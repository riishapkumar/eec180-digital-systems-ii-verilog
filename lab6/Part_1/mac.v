==> flow/design.v <==
module mac(inA, inB, macc_clear, clk, macc_out);
	input	signed	[7:0]		inA, inB;
	input 						macc_clear, clk;
	reg signed	[18:0]			out, Product;
	output reg signed	[18:0]	macc_out;
	initial begin
		macc_out = 0;
		out = 0;
	end 
	always @ (posedge clk) begin
		Product = inA * inB;
		if(macc_clear)
			macc_out <= Product;
		else
			macc_out <= macc_out + Product;
	end
endmodule
From RTL to reports: mac
What the tools print for mac, step after step.
Line numbers count from 1 in the design file above.
Operators: Yosys type, input widths -> output width; for muxes data width and select width s.
Library cell names are shortened.
Not given: -
- top module: mac
- clock input: clk
- cell library: sky130hd
- corner: tt_025C_1v80

Word level
Source: Yosys, flattened and elaborated, memories not mapped. Widths are those after wreduce; folded enables and synchronous resets count as part of the registers. Registers that Yosys merges into a memory's read port (data or address) are not register bits. Print and check cells do not count. Equal cells are merged and count once.
- noted mux-type cells: 1
- add/sub/neg operators: 1
- multipliers at 1
- operator list (cell ; number):
    $mul 8x8->16 ; 1
    $add 19x16->19 ; 1
    $mux 19 ; 1
- output and inout bits at 19
- flip-flop bits (word level): 19
- noted word-level cells: 4
- bits of input ports at 18

Longest topological paths
Longest topological path by Yosys (ltp), each cell counted once; first at word level (registers and memories cut), then after technology mapping (sequential cells cut; the memories' decode and read muxes count).
- noted word-level depth: 3
- ABC_AREA: 0
- depth in mapped cells at 24
- noted gate-level depth less buffers: 24

Netlist
Yosys stat after the flow's synthesis: flattened, memories mapped to cells. It holds for the ABC_AREA given above (unset counts as 0); a run with the other value may have another netlist.
The area totals of this step are shown rounded.
- cell types (cell type ; number ; area in all (um^2)):
    fa_1 ; 56 ; 1.12E+03
    ha_1 ; 49 ; 613.088
    dfxtp_1 ; 19 ; 380.365
    inv_1 ; 91 ; 341.578
    and2_1 ; 45 ; 281.52
    xnor2_1 ; 20 ; 175.168
    nand2_1 ; 33 ; 123.869
    xor2_1 ; 10 ; 87.584
    o21ai_0 ; 17 ; 85.082
    a21o_1 ; 9 ; 67.565
    a21oi_1 ; 13 ; 65.062
    o21a_1 ; 8 ; 60.058
    mux2_2 ; 5 ; 56.304
    nor2_1 ; 14 ; 52.55
    nor2b_1 ; 8 ; 50.048
    a211oi_1 ; 6 ; 45.043
    a211oi_2 ; 2 ; 25.024
    nand2b_1 ; 4 ; 25.024
Other cell types: 25; their cells: 37.
- sequential part of the area at 380 um^2
- standard cells after synthesis at 446
- buffers: 5
- noted mapped area: 3920 um^2
- mapped flip-flops: 19

Worst setup path after synthesis
Path of least setup slack by OpenSTA after synthesis, without wires, with an ideal clock, recovery checks aside; 20% of the period is set as input and as output delay. Where synthesis merged equal registers, the netlist keeps one of their names.
- kind: input -> register
- start: in inB[3]
- end: reg macc_out[18]
- library setup time: 138 ps
- noted delay of the path: 5552 ps
- noted external input delay: 1604 ps
- noted buffers on the path: 0
- setup slack: 865 ps
- noted arrival: 7018 ps
- required time at 7882 ps
- noted driving pins on the path: 23
- period at 8020 ps
- launch time at the first pin: 1604 ps
- synthesis period reached at 7155 ps
"delay of the path" = arrival - input delay + setup time.
"driving pins on the path" counts driving pins, that of a launching flip-flop among them; a cell with two outputs on the path counts twice.
"synthesis period reached" is the clock period less the worst setup slack; recovery checks do not enter. This is arithmetic on one report: input and output delays are still those of the set period (20% each).
Between the ends stands the longest chain of elaborated cells between them, by number of cells; it is not shown to be the way that was timed. Of several equally long chains one is given.
A line is the first line of the expression or statement that the cell stems from. Yosys adds cells for indexed reads and writes and turns some case tables into memories.
- path through: and2_1 > fa_1 > inv_1 > fa_1 > inv_1 > fa_1 > inv_1 > fa_1 > inv_1 > ha_1 > nor2_1 > nor2b_1 > nor2_1 > a31oi_1 > a21o_1 > a21oi_2 > xnor2_1 > ha_1 > a211o_1 > o32a_2 > a31oi_1 > mux2i_1 > xnor2_1
- cells in the longest elaborated chain: 3
- noted elaborated cells between the ends (all ways): 3
- source lines of those cells: 3
- classes of those cells: add/sub: 1; mul: 1; mux: 1
- RTL lines, path after synthesis (item ; RTL line ; text):
    from (decl) ; 2 ; input signed [7:0] inA, inB;
    $mul 8x8->16 ; 11 ;
    $add 19x16->19 ; 15 ;
    $mux 19 ; 12 ; if(macc_clear)
    to (assign) ; 13 ;
    to (assign) ; 15 ;
    to (decl) ; 5 ; output reg signed [18:0] macc_out;

Worst path after layout
From the final timing report of run 1: the path of least setup slack in the routed layout; clock arrival at registers is part of the times.
The path's times are printed in steps of 10 ps; the period is the one set.
- kind: input -> register
- start: in inB[3]
- end: reg macc_out[18]
- required time at 8840 ps
- noted driving pins on the path: 24
- period at 8730 ps
- launch time at the first pin: 1750 ps
- noted arrival: 8230 ps
- library setup time: 140 ps
- noted external input delay: 1750 ps
- setup slack: 610 ps
- noted buffers on the path: 1
Between the ends stands the longest chain of elaborated cells between them, by number of cells; it is not shown to be the way that was timed. Of several equally long chains one is given.
- path through: clkdlybuf4s50_1 > and2_1 > fa_1 > inv_1 > fa_1 > inv_1 > fa_1 > inv_1 > fa_1 > inv_1 > ha_1 > nor2_1 > nor2b_1 > nor2_1 > a31oi_1 > a21o_1 > a21oi_2 > xnor2_1 > ha_1 > a211o_1 > o32a_2 > a31oi_1 > mux2i_1 > xnor2_1
- cells in the longest elaborated chain: 3
- noted elaborated cells between the ends (all ways): 3
- source lines of those cells: 3
- classes of those cells: add/sub: 1; mul: 1; mux: 1
- RTL lines, path after layout (item ; RTL line ; text):
    from (decl) ; 2 ; input signed [7:0] inA, inB;
    $mul 8x8->16 ; 11 ;
    $add 19x16->19 ; 15 ;
    $mux 19 ; 12 ; if(macc_clear)
    to (assign) ; 13 ;
    to (assign) ; 15 ;
    to (decl) ; 5 ; output reg signed [18:0] macc_out;

2 stored runs of mac in the flow (synthesis by Yosys, layout by OpenROAD, sky130hd cells), in arbitrary order. Constraints: input delay and output delay 20% of the set period each, output load 0.01 pF.
"achieved period" = clock period - worst setup slack. The figure is calculated, with input and output delays left at 20% of the set period.
"time on the worst setup path" means the part of the period allowed to the worst setup path (the constraints hold back 20% at inputs and 20% at outputs) less its slack; where the path has registers, the arrival times of their clocks count too.
"time on the worst setup path" is given in steps of 10 ps.
Results are given in rounded form.

Run 1

==> flow/run.sh <==
#!/bin/bash
# the make line also repeats the synthesis and layout settings of config.mk as NAME=value (left out here)
make -C /OpenROAD-flow-scripts/flow DESIGN_CONFIG=/design/flow/config.mk WORK_HOME=/design/flow/orfs CLKGATE_MAP_FILE= finish
==> flow/config.mk <==
export PLATFORM = sky130hd
export DESIGN_NAME = mac
export DESIGN_NICKNAME = mac
export VERILOG_FILES = /design/flow/design.v
export SDC_FILE = /design/flow/constraint.sdc
export NUM_CORES = 4
export LEC_CHECK = 0
export CAP_MARGIN = 20
export CORE_MARGIN = 2
export CORE_UTILIZATION = 32
export SLEW_MARGIN = 20
==> flow/constraint.sdc <==
create_clock -name core_clock -period 8.73 [get_ports {clk}]
set_input_delay 1.7460 -clock core_clock [delete_from_list [all_inputs] [get_ports {clk}]]
set_output_delay 1.7460 -clock core_clock [all_outputs]
set_load 0.01 [all_outputs]

Measured in run 1:
- worst hold slack in the final report at 637 ps
- noted the worst setup slack after layout: 610 ps
- noted the area inside the die boundary: 13,200 um^2
- final design utilization at 37.8 %
- noted the post-synthesis cell area: 3,920 um^2
- time on the worst setup path: 6,370 ps
- worst setup path type: input -> register
- standard-cell area after layout at 4,540 um^2
- noted the achieved period: 8,120 ps

Run 2

==> flow/run.sh <==
#!/bin/bash
# the make line also repeats the synthesis and layout settings of config.mk as NAME=value (left out here)
make -C /OpenROAD-flow-scripts/flow DESIGN_CONFIG=/design/flow/config.mk WORK_HOME=/design/flow/orfs CLKGATE_MAP_FILE= finish
==> flow/config.mk <==
export PLATFORM = sky130hd
export DESIGN_NAME = mac
export DESIGN_NICKNAME = mac
export VERILOG_FILES = /design/flow/design.v
export SDC_FILE = /design/flow/constraint.sdc
export NUM_CORES = 4
export LEC_CHECK = 0
export ABC_AREA = 1
export CAP_MARGIN = 25
export CORE_MARGIN = 2
export CORE_UTILIZATION = 62
export CTS_CLUSTER_SIZE = 23
export HOLD_SLACK_MARGIN = 0.16
export MIN_ROUTING_LAYER = met1
export SETUP_SLACK_MARGIN = -0.41
export SLEW_MARGIN = 30
==> flow/constraint.sdc <==
create_clock -name core_clock -period 5.95 [get_ports {clk}]
set_input_delay 1.1900 -clock core_clock [delete_from_list [all_inputs] [get_ports {clk}]]
set_output_delay 1.1900 -clock core_clock [all_outputs]
set_load 0.01 [all_outputs]

Measured in run 2:
- worst hold slack in the final report at 635 ps
- noted the worst setup slack after layout: -236 ps
- noted the area inside the die boundary: 7,810 um^2
- final design utilization at 83.8 %
- noted the post-synthesis cell area: 4,420 um^2
- time on the worst setup path: 5,000 ps
- worst setup path type: input -> register
- standard-cell area after layout at 5,730 um^2
- noted the achieved period: 6,186 ps
