==> flow/design.v <==
module dff(D, clk, Q);
	input 		[18:0]		D;
	input							clk;
	output reg	[18:0]		Q;
	always @ (posedge clk)
	begin
		Q <= D;
	end
endmodule
module eightBuffer(mac_in_7, mac_in_6, mac_in_5, mac_in_4, mac_in_3, mac_in_2, mac_in_1, mac_in_0, clk, clock_count, out);
	input				[18:0]			mac_in_7, mac_in_6, mac_in_5, mac_in_4, mac_in_3, mac_in_2, mac_in_1, mac_in_0;
	input				[10:0]			clock_count;
	input									clk;
	output reg		[18:0]			out;
	wire				[18:0]			ff_7_6_out, ff_7_5_out, ff_7_4_out, ff_7_3_out, ff_7_2_out, ff_7_1_out, ff_7_0_out, 
											ff_6_5_out, ff_6_4_out, ff_6_3_out, ff_6_2_out, ff_6_1_out, ff_6_0_out, 
											ff_5_4_out, ff_5_3_out, ff_5_2_out, ff_5_1_out, ff_5_0_out, 
											ff_4_3_out, ff_4_2_out, ff_4_1_out, ff_4_0_out, 
											ff_3_2_out, ff_3_1_out, ff_3_0_out, 
											ff_2_1_out, ff_2_0_out, 
											ff_1_0_out;
	wire				[18:0]			out_b_sr3, out_b_sr7, out_b_sr6, out_b_sr5, out_b_sr4, out_b_sr2, out_b_sr1, out_b_sr0;
	sr_7 sr_7_dff_1(mac_in_7, ff_7_6_out, ff_7_5_out, ff_7_4_out, ff_7_3_out, ff_7_2_out, ff_7_1_out, ff_7_0_out, clk, out_b_sr7);
	sr_6 sr_6_dff_1(mac_in_6, ff_6_5_out, ff_6_4_out, ff_6_3_out, ff_6_2_out, ff_6_1_out, ff_6_0_out, clk, out_b_sr6);
	sr_5  sr_5_dff_1(mac_in_5, ff_5_4_out, ff_5_3_out, ff_5_2_out, ff_5_1_out, ff_5_0_out, clk, out_b_sr5);
	sr_4  sr_4_dff_1(mac_in_4, ff_4_3_out, ff_4_2_out, ff_4_1_out, ff_4_0_out, clk, out_b_sr4);
	sr_3  sr_3_dff_1(mac_in_3, ff_3_2_out, ff_3_1_out, ff_3_0_out, clk, out_b_sr3); 
	sr_2 sr_2_dff_1(mac_in_2, ff_2_1_out, ff_2_0_out,clk, out_b_sr2);
	dff			bufferdff_1_0(mac_in_1, clk, ff_1_0_out);
	always @(posedge clk)
	begin
		if (((clock_count - 2) % 8 == 0) & clock_count > 2)
		begin
			out = mac_in_0;
		end
		else if (((clock_count - 3) % 8 == 0) & clock_count > 2)
		begin
			out = ff_1_0_out;
		end
		else if (((clock_count - 4) % 8 == 0) & clock_count > 2)
		begin
			out = ff_2_0_out;
		end
		else if (((clock_count - 5) % 8 == 0) & clock_count > 2)
		begin
			out = out_b_sr3;
		end
		else if (((clock_count - 6) % 8 == 0) & clock_count > 2)
		begin
			out = out_b_sr4;
		end
		else if (((clock_count - 7) % 8 == 0) & clock_count > 2)
		begin
			out = out_b_sr5;
		end
		else if (((clock_count - 0) % 8 == 0) & clock_count > 2)
		begin
			out = out_b_sr6;
		end
		else if (((clock_count - 1) % 8 == 0) & clock_count > 2)
		begin
			out = out_b_sr7;
		end
	end
endmodule
module sr_2 (mac_in_2, ff_2_1_out, ff_2_0_out,clk, out_2);
	input				[18:0] mac_in_2;
	input 				[18:0] ff_2_1_out, ff_2_0_out;
	input				clk;
	output			[18:0]	out_2;
	dff			bufferdff_2_1(mac_in_2, clk, ff_2_1_out);
	dff			bufferdff_2_0(ff_2_1_out, clk, ff_2_0_out);
	assign out_2 = ff_2_0_out;
endmodule
module sr_3 (mac_in_3, ff_3_2_out, ff_3_1_out, ff_3_0_out, clk, out_3);
	input				[18:0] mac_in_3;
	input 				[18:0] ff_3_2_out, ff_3_1_out, ff_3_0_out;
	input				clk;
	output			[18:0]	out_3;
	dff			bufferdff_3_2(mac_in_3, clk, ff_3_2_out);
	dff			bufferdff_3_1(ff_3_2_out, clk, ff_3_1_out);
	dff			bufferdff_3_0(ff_3_1_out, clk, ff_3_0_out);
	assign out_3 = ff_3_0_out;
endmodule
module sr_4 (mac_in_4, ff_4_3_out, ff_4_2_out, ff_4_1_out, ff_4_0_out, clk, out_4);
	input				[18:0] mac_in_4;
	input 				[18:0] ff_4_3_out, ff_4_2_out, ff_4_1_out, ff_4_0_out;
	input				clk;
	output			[18:0]	out_4;
	dff       		bufferdff_4_3(mac_in_4, clk, ff_4_3_out);
	dff	   		bufferdff_4_2(ff_4_3_out, clk, ff_4_2_out);
	dff	    		bufferdff_4_1(ff_4_2_out, clk, ff_4_1_out);
	dff	   		bufferdff_4_0(ff_4_1_out, clk, ff_4_0_out);
	assign out_4 = ff_4_0_out;
endmodule
module sr_5 (mac_in_5, ff_5_4_out, ff_5_3_out, ff_5_2_out, ff_5_1_out, ff_5_0_out, clk, out_5);
	input				[18:0] mac_in_5;
	input 				[18:0] ff_5_4_out, ff_5_3_out, ff_5_2_out, ff_5_1_out, ff_5_0_out;
	input				clk;
	output			[18:0]	out_5;
	dff			bufferdff_5_4(mac_in_5, clk, ff_5_4_out);
	dff    		bufferdff_5_3(ff_5_4_out, clk, ff_5_3_out);
	dff			bufferdff_5_2(ff_5_3_out, clk, ff_5_2_out);
	dff			bufferdff_5_1(ff_5_2_out, clk, ff_5_1_out);
	dff			bufferdff_5_0(ff_5_1_out, clk, ff_5_0_out);
	assign out_5 = ff_5_0_out;
endmodule
module sr_6 (mac_in_6, ff_6_5_out, ff_6_4_out, ff_6_3_out, ff_6_2_out, ff_6_1_out, ff_6_0_out, clk, out_6);
	input				[18:0] mac_in_6;
	input 				[18:0] ff_6_5_out, ff_6_4_out, ff_6_3_out, ff_6_2_out, ff_6_1_out, ff_6_0_out;
	input				clk;
	output			[18:0]	out_6;
	dff			bufferdff_6_5(mac_in_6, clk, ff_6_5_out);
	dff			bufferdff_6_4(ff_6_5_out, clk, ff_6_4_out);
	dff			bufferdff_6_3(ff_6_4_out, clk, ff_6_3_out);
	dff			bufferdff_6_2(ff_6_3_out, clk, ff_6_2_out);
	dff			bufferdff_6_1(ff_6_2_out, clk, ff_6_1_out);
	dff			bufferdff_6_0(ff_6_1_out, clk, ff_6_0_out);
	assign out_6 = ff_6_0_out;
endmodule
module sr_7 (mac_in_7, ff_7_6_out, ff_7_5_out, ff_7_4_out, ff_7_3_out, ff_7_2_out, ff_7_1_out, ff_7_0_out, clk, out_7);
	input				[18:0] mac_in_7;
	input 				[18:0] ff_7_6_out, ff_7_5_out, ff_7_4_out, ff_7_3_out, ff_7_2_out, ff_7_1_out, ff_7_0_out;
	input				clk;
	output			[18:0]	out_7;
	dff			bufferdff_7_6(mac_in_7, clk, ff_7_6_out);
	dff			bufferdff_7_5(ff_7_6_out, clk, ff_7_5_out);
	dff		   bufferdff_7_4(ff_7_5_out, clk, ff_7_4_out);
	dff		   bufferdff_7_3(ff_7_4_out, clk, ff_7_3_out);
	dff			bufferdff_7_2(ff_7_3_out, clk, ff_7_2_out);
	dff			bufferdff_7_1(ff_7_2_out, clk, ff_7_1_out);
	dff			bufferdff_7_0(ff_7_1_out, clk, ff_7_0_out);
	assign out_7 = ff_7_0_out;
endmodule
Reports on eightBuffer
Tool output for the design above, in the order of the flow.
Lines are those of the file above, counted from 1.
Operators: Yosys type, input widths -> output width; for muxes data width and select width s.
Cell names lack the library's common part.
{"block": "design", "top_module": "eightBuffer", "clock": "clk", "library": "sky130hd", "pvt_corner": "tt_025C_1v80"}

After elaboration
Source: Yosys, flattened and elaborated, memories not mapped. Widths are those after wreduce. Registers that Yosys merges into a memory's read port (data or address) are not register bits. Print and check cells do not count. Equal cells are merged and count once.
{"block": "op_classes", "cmp": 1, "n_reduce_logical": 9, "mux": 8, "multipliers": 0, "n_shift": 0, "equal": 0, "n_div": 0, "logic": 8, "add_sub_neg": 7}
{"block": "op_table", "cell": "$logic_not 32->1", "count": 8}
{"block": "op_table", "cell": "$mux 19", "count": 8}
{"block": "op_table", "cell": "$sub 3x3->3 const B", "count": 4}
{"block": "op_table", "cell": "$gt 11x2->1 const B", "count": 1}
{"block": "op_table", "cell": "$and 1x1->1", "count": 8}
{"block": "op_table", "cell": "$reduce_bool 8->1", "count": 1}
{"block": "op_table", "cell": "$sub 3x2->3 const B", "count": 2}
{"block": "op_table", "cell": "$sub 3x1->3 const B", "count": 1}
{"block": "bits", "register_bits": 551, "latch_bits": 0, "mem_bits_ro": 0, "clocked_rd_ports_x_width": 0, "n_memories": 0, "in_bits": 164, "output_inout_bits": 19, "elab_cells": 62, "ram_bits": 0}

Depth
Yosys ltp: most cells in a row. Word level: on the elaborated netlist, between registers, memories and ports. Mapped: between sequential cells and ports; inverters and the memories' decode and read muxes count.
{"block": "logic_depth", "depth_word": 11, "abc_area": 0, "ltp_mapped": 10}

After synthesis
Source: synth_stat.txt of the flow (Yosys; design flattened, memories mapped). It holds for the ABC_AREA given above (unset counts as 0); a run with the other value may have another netlist.
The area totals of this step are shown rounded.
{"block": "mapped", "seqArea_um2": 11000, "mapped_area_um2": 13000, "ffs": 551, "stdcells": 787, "n_buf": 29}
{"block": "types", "cell": "dfxtp_1", "count": 532, "area_total_um2": 1.07E+04}
{"block": "types", "cell": "edfxtp_1", "count": 19, "area_total_um2": 570.547}
{"block": "types", "cell": "nand4_1", "count": 32, "area_total_um2": 200.192}
{"block": "types", "cell": "a32oi_1", "count": 19, "area_total_um2": 166.41}
{"block": "types", "cell": "o21ai_0", "count": 31, "area_total_um2": 155.149}
{"block": "types", "cell": "and4_1", "count": 16, "area_total_um2": 140.134}
{"block": "types", "cell": "a211oi_1", "count": 18, "area_total_um2": 135.13}
{"block": "types", "cell": "and3_1", "count": 19, "area_total_um2": 118.864}
{"block": "types", "cell": "nand3_1", "count": 20, "area_total_um2": 100.096}
{"block": "types", "cell": "buf_2", "count": 12, "area_total_um2": 60.058}
{"block": "types", "cell": "clkbuf_1", "count": 13, "area_total_um2": 48.797}
{"block": "types", "cell": "nor4_4", "count": 2, "area_total_um2": 42.541}
{"block": "types", "cell": "buf_6", "count": 3, "area_total_um2": 33.782}
{"block": "types", "cell": "a311o_1", "count": 3, "area_total_um2": 30.029}
{"block": "types", "cell": "inv_1", "count": 8, "area_total_um2": 30.029}
{"block": "types", "cell": "nor3_1", "count": 4, "area_total_um2": 20.019}
{"block": "types", "cell": "o21ai_1", "count": 4, "area_total_um2": 20.019}
{"block": "types", "cell": "a31oi_1", "count": 3, "area_total_um2": 18.768}
Other cell types: 21; their cells: 29.

Path before layout
Source: OpenSTA report_checks on the synthesized netlist (no wires, ideal clock, input and output delay 20% of the period each), path of least setup slack; recovery checks are left aside. Register names are those of the netlist, which keeps one name where synthesis merged equal registers.
{"block": "synth_path", "path_type": "input port to flip-flop", "from": "input clock_count[2]", "to": "register out[16]", "t_first_pin_ns": 1.218, "n_path_buf": 3, "t_arrival_ns": 3.015, "path_delay_ns": 2.062, "required_time_ns": 5.825, "in_delay_ns": 1.218, "period_ns": 6.09, "setup_ns": 0.265, "driving_pins": 10, "setup_slack_ns": 2.810, "synth_period_reached_ns": 3.28}
"path_delay_ns" = arrival - input delay + setup time.
"driving_pins" counts driving pins, that of a launching flip-flop among them; a cell with two outputs on the path counts twice.
"synth_period_reached_ns" is the clock period less the worst setup slack; recovery checks do not enter. This is arithmetic on one report: input and output delays are still those of the set period (20% each).
Between the ends stands the longest chain of elaborated cells between them, by number of cells; it is not shown to be the way that was timed. Of several equally long chains one is given.
Each line given opens the expression or statement behind the cell; cells for indexed reads and writes are added by Yosys, which also makes memories of some case tables.
A register here has more assigning lines than the two given.
The path ends at the data pin of a flip-flop with enable; ways to the enable are not counted.
{"block": "synth_between", "path_cell_list": "buf_2 -> inv_1 -> ha_1 -> o211a_4 -> inv_2 -> buf_6 -> buf_2 -> nand3_1 -> a221oi_1 -> a31oi_1", "elab_chain_len": 11, "cells_between": 32, "classes_between": "add/sub (7); compare (1); mux (8); logic (8); reduce/logical (8)"}
{"block": "synth_rtl", "item": "from (decl)", "line_no": 12, "rtl": "input [10:0] clock_count;"}
{"block": "synth_rtl", "item": "$sub 3x1->3", "line_no": 60, "rtl": "else if (((clock_count - 1) % 8 == 0) & clock_count > 2)"}
{"block": "synth_rtl", "item": "$logic_not 32->1", "line_no": 60}
{"block": "synth_rtl", "item": "$and 1x1->1", "line_no": 60}
{"block": "synth_rtl", "item": "$mux 19", "line_no": 60}
{"block": "synth_rtl", "item": "$mux 19", "line_no": 56, "rtl": "else if (((clock_count - 0) % 8 == 0) & clock_count > 2)"}
{"block": "synth_rtl", "item": "$mux 19", "line_no": 52, "rtl": "else if (((clock_count - 7) % 8 == 0) & clock_count > 2)"}
{"block": "synth_rtl", "item": "$mux 19", "line_no": 48, "rtl": "else if (((clock_count - 6) % 8 == 0) & clock_count > 2)"}
{"block": "synth_rtl", "item": "$mux 19", "line_no": 44, "rtl": "else if (((clock_count - 5) % 8 == 0) & clock_count > 2)"}
{"block": "synth_rtl", "item": "$mux 19", "line_no": 40, "rtl": "else if (((clock_count - 4) % 8 == 0) & clock_count > 2)"}
{"block": "synth_rtl", "item": "$mux 19", "line_no": 36, "rtl": "else if (((clock_count - 3) % 8 == 0) & clock_count > 2)"}
{"block": "synth_rtl", "item": "$mux 19", "line_no": 32, "rtl": "if (((clock_count - 2) % 8 == 0) & clock_count > 2)"}
{"block": "synth_rtl", "item": "to (assign)", "line_no": 34, "rtl": "out = mac_in_0;"}
{"block": "synth_rtl", "item": "to (assign)", "line_no": 38, "rtl": "out = ff_1_0_out;"}
{"block": "synth_rtl", "item": "to (decl)", "line_no": 14, "rtl": "output reg [18:0] out;"}

Path in the finished layout
Path of least setup slack in the final report of flow run 1 (OpenROAD, finished layout, wires in). Where an end is a register, its clock arrival counts in the times.
{"block": "layout_path", "path_type": "input port to flip-flop", "from": "input clock_count[8]", "to": "register out[12]", "in_delay_ns": 0.45, "n_path_buf": 3, "setup_ns": 0.20, "period_ns": 2.26, "t_arrival_ns": 2.60, "setup_slack_ns": 0.06, "t_first_pin_ns": 0.45, "required_time_ns": 2.66, "driving_pins": 9}
Between the ends stands the longest chain of elaborated cells between them, by number of cells; it is not shown to be the way that was timed. Of several equally long chains one is given.
A register here has more assigning lines than the two given.
The path ends at the data pin of a flip-flop with enable; ways to the enable are not counted.
{"block": "layout_between", "path_cell_list": "clkdlybuf4s50_1 -> nor4_4 -> o211a_4 -> clkinv_2 -> buf_4 -> and3_1 -> a211oi_1 -> buf_4 -> o21ai_1", "elab_chain_len": 10, "cells_between": 17, "classes_between": "compare (1); mux (8); logic (8)"}
{"block": "layout_rtl", "item": "from (decl)", "line_no": 12, "rtl": "input [10:0] clock_count;"}
{"block": "layout_rtl", "item": "$gt 11x2->1", "line_no": 60, "rtl": "else if (((clock_count - 1) % 8 == 0) & clock_count > 2)"}
{"block": "layout_rtl", "item": "$and 1x1->1", "line_no": 60}
{"block": "layout_rtl", "item": "$mux 19", "line_no": 60}
{"block": "layout_rtl", "item": "$mux 19", "line_no": 56, "rtl": "else if (((clock_count - 0) % 8 == 0) & clock_count > 2)"}
{"block": "layout_rtl", "item": "$mux 19", "line_no": 52, "rtl": "else if (((clock_count - 7) % 8 == 0) & clock_count > 2)"}
{"block": "layout_rtl", "item": "$mux 19", "line_no": 48, "rtl": "else if (((clock_count - 6) % 8 == 0) & clock_count > 2)"}
{"block": "layout_rtl", "item": "$mux 19", "line_no": 44, "rtl": "else if (((clock_count - 5) % 8 == 0) & clock_count > 2)"}
{"block": "layout_rtl", "item": "$mux 19", "line_no": 40, "rtl": "else if (((clock_count - 4) % 8 == 0) & clock_count > 2)"}
{"block": "layout_rtl", "item": "$mux 19", "line_no": 36, "rtl": "else if (((clock_count - 3) % 8 == 0) & clock_count > 2)"}
{"block": "layout_rtl", "item": "$mux 19", "line_no": 32, "rtl": "if (((clock_count - 2) % 8 == 0) & clock_count > 2)"}
{"block": "layout_rtl", "item": "to (assign)", "line_no": 34, "rtl": "out = mac_in_0;"}
{"block": "layout_rtl", "item": "to (assign)", "line_no": 38, "rtl": "out = ff_1_0_out;"}
{"block": "layout_rtl", "item": "to (decl)", "line_no": 14, "rtl": "output reg [18:0] out;"}

Subject: eightBuffer on sky130hd, stored results

Hello all,

Module eightBuffer, platform sky130hd: 2 stored runs of the flow (Yosys, OpenROAD) with differing settings, in no particular order. Input and output delays are each 20% of the period that was set; the output load is 0.01 pF.
"timing.achieved_period_ns" is the run's clock period less its worst setup slack. It is reckoned from that one timing run; input and output delays stay at 20% of the period that was set.
"critical_path_time_ns": the worst setup path's part of the clock period (all of it between registers, 20% less for each end at a port) less its slack. A launch clock that arrives late makes it longer, a capture clock that arrives late makes it shorter.
"totalPower_w" is the tool's figure for a default switching activity; nothing was simulated.
Results are given in rounded form.

Flow run 1
==> flow/run.sh <==
#!/bin/bash
# the make line also repeats the synthesis and layout settings of config.mk as NAME=value (left out here)
make -C /OpenROAD-flow-scripts/flow DESIGN_CONFIG=/design/flow/config.mk WORK_HOME=/design/flow/orfs CLKGATE_MAP_FILE= finish
==> flow/config.mk <==
export PLATFORM = sky130hd
export DESIGN_NAME = eightBuffer
export DESIGN_NICKNAME = eightBuffer
export VERILOG_FILES = /design/flow/design.v
export SDC_FILE = /design/flow/constraint.sdc
export NUM_CORES = 4
export LEC_CHECK = 0
export CAP_MARGIN = 40
export CELL_PAD_IN_SITES_GLOBAL_PLACEMENT = 1
export CORE_MARGIN = 2
export CORE_UTILIZATION = 39
export CTS_CLUSTER_DIAMETER = 219
export CTS_CLUSTER_SIZE = 68
export PLACE_DENSITY = 0.46
export SLEW_MARGIN = 0
==> flow/constraint.sdc <==
create_clock -name core_clock -period 2.26 [get_ports {clk}]
set_input_delay 0.4520 -clock core_clock [delete_from_list [all_inputs] [get_ports {clk}]]
set_output_delay 0.4520 -clock core_clock [all_outputs]
set_load 0.01 [all_outputs]

==> results of flow run 1, as JSON <==
{
  "synth_area_um2": 13000,
  "die_um2": 34000,
  "final_cell_area_um2": 16000,
  "utilization_pct": 49,
  "worst_setup_slack_ns": 0.056,
  "tns_setup_ns": 0.000,
  "hold_ws_ns": 0.21,
  "totalPower_w": 0.015,
  "timing.achieved_period_ns": 2.204,
  "critical_path_time_ns": 1.75,
  "path_kind": "input port to flip-flop"
}

Flow run 2
==> flow/run.sh <==
#!/bin/bash
# the make line also repeats the synthesis and layout settings of config.mk as NAME=value (left out here)
make -C /OpenROAD-flow-scripts/flow DESIGN_CONFIG=/design/flow/config.mk WORK_HOME=/design/flow/orfs CLKGATE_MAP_FILE= finish
==> flow/config.mk <==
export PLATFORM = sky130hd
export DESIGN_NAME = eightBuffer
export DESIGN_NICKNAME = eightBuffer
export VERILOG_FILES = /design/flow/design.v
export SDC_FILE = /design/flow/constraint.sdc
export NUM_CORES = 4
export LEC_CHECK = 0
export CAP_MARGIN = 5
export CELL_PAD_IN_SITES_DETAIL_PLACEMENT = 2
export CORE_ASPECT_RATIO = 1.29
export CORE_MARGIN = 5
export CORE_UTILIZATION = 47
export CTS_CLUSTER_DIAMETER = 217
export CTS_CLUSTER_SIZE = 11
export GPL_ROUTABILITY_DRIVEN = 0
export GPL_TIMING_DRIVEN = 0
export PLACE_DENSITY_LB_ADDON = 0.09
export SETUP_SLACK_MARGIN = -0.01
export SLEW_MARGIN = 20
==> flow/constraint.sdc <==
create_clock -name core_clock -period 2.93 [get_ports {clk}]
set_input_delay 0.5860 -clock core_clock [delete_from_list [all_inputs] [get_ports {clk}]]
set_output_delay 0.5860 -clock core_clock [all_outputs]
set_load 0.01 [all_outputs]

==> results of flow run 2, as JSON <==
{
  "synth_area_um2": 13000,
  "die_um2": 31000,
  "final_cell_area_um2": 17000,
  "utilization_pct": 62,
  "worst_setup_slack_ns": -0.14,
  "tns_setup_ns": -0.41,
  "hold_ws_ns": 0.32,
  "totalPower_w": 0.015,
  "timing.achieved_period_ns": 3.073,
  "critical_path_time_ns": 2.49,
  "path_kind": "input port to flip-flop"
}

Thanks
